==> flow/design.v <==
`timescale 1ns/1ps
interface axi_ifc;
parameter AWIDTH = 32;
parameter DWIDTH = 32;
parameter AXI3 = 0;
localparam LENMAX = AXI3 ? 3 : 7;
localparam LOCKMAX = AXI3 ? 1 : 0;
localparam SIZEMAX = AXI3 ? 1 : 2;
localparam STRBWIDTH = (DWIDTH == 64) ? 8 : 4;
logic [AWIDTH-1:0] awaddr;
 logic [1:0]awburst;
 logic [3:0]awcache;
 logic [LENMAX:0]awlen;
 logic [SIZEMAX:0]awsize;
 logic [LOCKMAX:0]awlock;
logic awvalid;
logic awready;
logic [DWIDTH-1:0] wdata;
logic [STRBWIDTH-1:0]wstrb;
logic wvalid;
logic wready;
 logic wlast;
logic [1:0] bresp;
logic bvalid;
logic bready;
logic [AWIDTH-1:0] araddr;
 logic [1:0]arburst;
 logic [3:0]arcache;
 logic [LENMAX:0]arlen;
 logic [SIZEMAX:0]arsize;
 logic [LOCKMAX:0]arlock;
logic arvalid;
logic arready;
logic [DWIDTH-1:0] rdata;
logic [1:0] rresp;
logic rvalid;
logic rready;
 logic rlast;
modport master (
	output awaddr, awvalid, wdata, wstrb, wvalid, bready,
	output awburst, awcache, awlen, awsize, awlock, wlast,
	output araddr, arvalid, rready,
	output arburst, arcache, arlen, arsize, arlock,
	input awready, wready, bresp, bvalid,
	input arready, rdata, rresp, rvalid, rlast
);
modport writer (
	output awaddr, awvalid, wdata, wstrb, wvalid, bready,
	output awburst, awcache, awlen, awsize, awlock, wlast,
	input awready, wready, bresp, bvalid
);
modport reader (
	output araddr, arvalid, rready,
	output arburst, arcache, arlen, arsize, arlock,
	input arready, rdata, rresp, rvalid, rlast
);
modport slave (
	input awaddr, awvalid, wdata, wstrb, wvalid, bready,
	input awburst, awcache, awlen, awsize, awlock, wlast,
	input araddr, arvalid, rready,
	input arburst, arcache, arlen, arsize, arlock,
	output awready, wready, bresp, bvalid,
	output arready, rdata, rresp, rvalid, rlast
);
endinterface
`timescale 1ns / 1ps
module motor_timing_generator #(
    parameter integer TIMER_WIDTH = 32
)
(
    input clk,
    input rstn,
    input [TIMER_WIDTH-1:0] timer_value,
    input [TIMER_WIDTH-1:0] compare_value,
    input compare_value_latch,
    output motor_output
);
reg [TIMER_WIDTH-1:0] compare_value_latched = 0;
always_ff @(posedge clk) begin
    if(rstn == 0)
        compare_value_latched <= 0;
    else begin
        if(compare_value_latch == 1)
            compare_value_latched <= compare_value;
    end
end
assign motor_output = timer_value < compare_value_latched;
endmodule
== Reports on motor_timing_generator ==
The steps from the RTL of motor_timing_generator to its reports follow in flow order.
Line numbers count from 1 in the design file above.
Library cell names are shortened.
Not given: -
Design
  design top: motor_timing_generator
  clock input: clk
  library: sky130hd
  library corner: tt_025C_1v80

== Elaborated design ==
Counts by Yosys on the flattened word-level netlist (proc, flatten, opt, wreduce; memories kept). Register bits leave out memories and registers merged into their read ports (data or address); mux counts leave out enables and synchronous resets folded into registers. Print and check cells are left out. Cells with the same type and inputs are merged into one.
Storage and ports
  bits in registers: 32
  input bits: 67
  output and inout bits: 1
  cells after elaboration: 2
Cells by class
  order comparisons: 1
Operators with widths (number)
  32-bit < comparator: 1

== Logic depth ==
Depth = most cells in a row (Yosys ltp): at word level without a register or memory, in the mapped netlist without a sequential cell, where the memories' decode and read muxes count.
Logic depth
  word-level depth: 1
  ABC_AREA: 0
  depth in mapped cells: 7
  depth with buffers taken out: 7

== After synthesis ==
The flow's flattened synthesis, as Yosys stat reports it; memories are mapped. The netlist is that of the ABC_AREA named above (0 if unset); the other value can give another one.
Cells by type
  dfxtp_1: number 32, area in all 640.614 µm²
  ha_1: number 31, area in all 387.872 µm²
  mux2i_1: number 32, area in all 320.307 µm²
  nor2b_1: number 32, area in all 200.192 µm²
  inv_1: number 31, area in all 116.362 µm²
  a21oi_1: number 11, area in all 55.053 µm²
  nand2_1: number 10, area in all 37.536 µm²
  o21ai_0: number 4, area in all 20.019 µm²
  a221oi_1: number 2, area in all 17.517 µm²
  and4_1: number 2, area in all 17.517 µm²
  a2111oi_2: number 1, area in all 15.014 µm²
  a21o_1: number 2, area in all 15.014 µm²
  buf_2: number 3, area in all 15.014 µm²
  clkbuf_1: number 4, area in all 15.014 µm²
  nor2_1: number 4, area in all 15.014 µm²
  o21a_1: number 2, area in all 15.014 µm²
  nand4_1: number 2, area in all 12.512 µm²
  nand3_1: number 2, area in all 10.01 µm²
Not listed: further types 6, cells in them 6.
Synthesis totals
  cells in the netlist: 213
  chip area (Yosys): 1969.4 µm²
  sequential area: 640.6 µm²
  flip-flop cells: 32
  buffer cells: 7

== Worst setup path after synthesis ==
Path of least setup slack by OpenSTA after synthesis, without wires, with an ideal clock, recovery checks aside; 20% of the period is set as input and as output delay. Where synthesis merged equal registers, the netlist keeps one of their names.
Timing path post-synthesis
  path kind: input to output
  from: input timer_value[1]
  to: output motor_output
  clock period: 2180 ps
  input delay: 436 ps
  external output delay: 436 ps
  launch time at the first pin: 436 ps
  arrival: 1762 ps
  required time: 1744 ps
  path slack: -18 ps
  delay of the path: 1326 ps
  stages on the path: 5
  buffers on the path: 0
  synthesis period reached: 2198 ps
"delay of the path" = arrival - input delay + setup time.
At an output port there is no setup time.
"stages on the path": output pins that drive a net of the path, with the launching flip-flop's if there is one; two outputs of one cell count as two.
"synthesis period reached" is the clock period less the worst setup slack; recovery checks do not enter. This is arithmetic on one report: input and output delays are still those of the set period (20% each).
Between the ends stands the longest chain of elaborated cells between them, by number of cells; it is not shown to be the way that was timed. Of several equally long chains one is given.
Each line given opens the expression or statement behind the cell; cells for indexed reads and writes are added by Yosys, which also makes memories of some case tables.
On the way, post-synthesis
  cell sequence: ha_1 > a2111oi_2 > nor4b_1 > or4_1 > a21oi_1
  cells in the longest elaborated chain: 1
  elaborated cells between the ends (all ways): 1
  RTL lines with such cells: 1
  those cells by class: compare: 1
Ends and longest elaborated chain, post-synthesis
  start, declared: RTL line 73  | input [TIMER_WIDTH-1:0] timer_value,
  32-bit < comparator: RTL line 87  | assign motor_output = timer_value < compare_value_latched;
  end, declared: RTL line 76  | output motor_output

== Worst path after layout ==
From the final timing report of run A: the path of least setup slack in the routed layout; clock arrival at registers is part of the times.
The report prints the path's times to 10 ps; the period is as set.
Timing path after layout
  path kind: input to output
  from: input timer_value[4]
  to: output motor_output
  clock period: 2030 ps
  input delay: 410 ps
  external output delay: 410 ps
  launch time at the first pin: 410 ps
  arrival: 2060 ps
  required time: 1620 ps
  path slack: -440 ps
  stages on the path: 8
  buffers on the path: 2
Between the ends stands the longest chain of elaborated cells between them, by number of cells; it is not shown to be the way that was timed. Of several equally long chains one is given.
On the way, after layout
  cell sequence: clkdlybuf4s50_1 > ha_1 > a21oi_2 > o21ai_1 > o2bb2ai_2 > or4_4 > a21oi_2 > buf_2
  cells in the longest elaborated chain: 1
  elaborated cells between the ends (all ways): 1
  RTL lines with such cells: 1
  those cells by class: compare: 1
Ends and longest elaborated chain, after layout
  start, declared: RTL line 73  | input [TIMER_WIDTH-1:0] timer_value,
  32-bit < comparator: RTL line 87  | assign motor_output = timer_value < compare_value_latched;
  end, declared: RTL line 76  | output motor_output

Design motor_timing_generator on sky130hd. What follows are 2 stored runs of the flow, each under its own settings; their order means nothing. The constraints put input and output delay at 20% of the set period each and load the outputs with 0.01 pF.
"power" is the tool's figure for a default switching activity; nothing was simulated.
[run A] settings: period_ns=2.03, CORE_UTILIZATION=25, SETUP_SLACK_MARGIN=0.41, PLACE_DENSITY_LB_ADDON=0.1, CELL_PAD_IN_SITES_GLOBAL_PLACEMENT=0, TNS_END_PERCENT=75, GPL_ROUTABILITY_DRIVEN=1, CTS_CLUSTER_SIZE=85, CAP_MARGIN=10, MIN_ROUTING_LAYER=met1, MAX_ROUTING_LAYER=met4, CORE_MARGIN=2, SLEW_MARGIN=20
[run A] result: chip area after synthesis (Yosys) 1969.4 µm², die area 8603.5 µm², utilization 40.5 %, worst setup slack after layout -437 ps, total negative slack -437 ps, power 1596 µW
[run B] settings: period_ns=2.37, CAP_MARGIN=20, CORE_MARGIN=2, CORE_UTILIZATION=40, SLEW_MARGIN=20
[run B] result: chip area after synthesis (Yosys) 1969.4 µm², die area 5500.4 µm², utilization 67.2 %, worst setup slack after layout -177 ps, total negative slack -177 ps, power 1387 µW
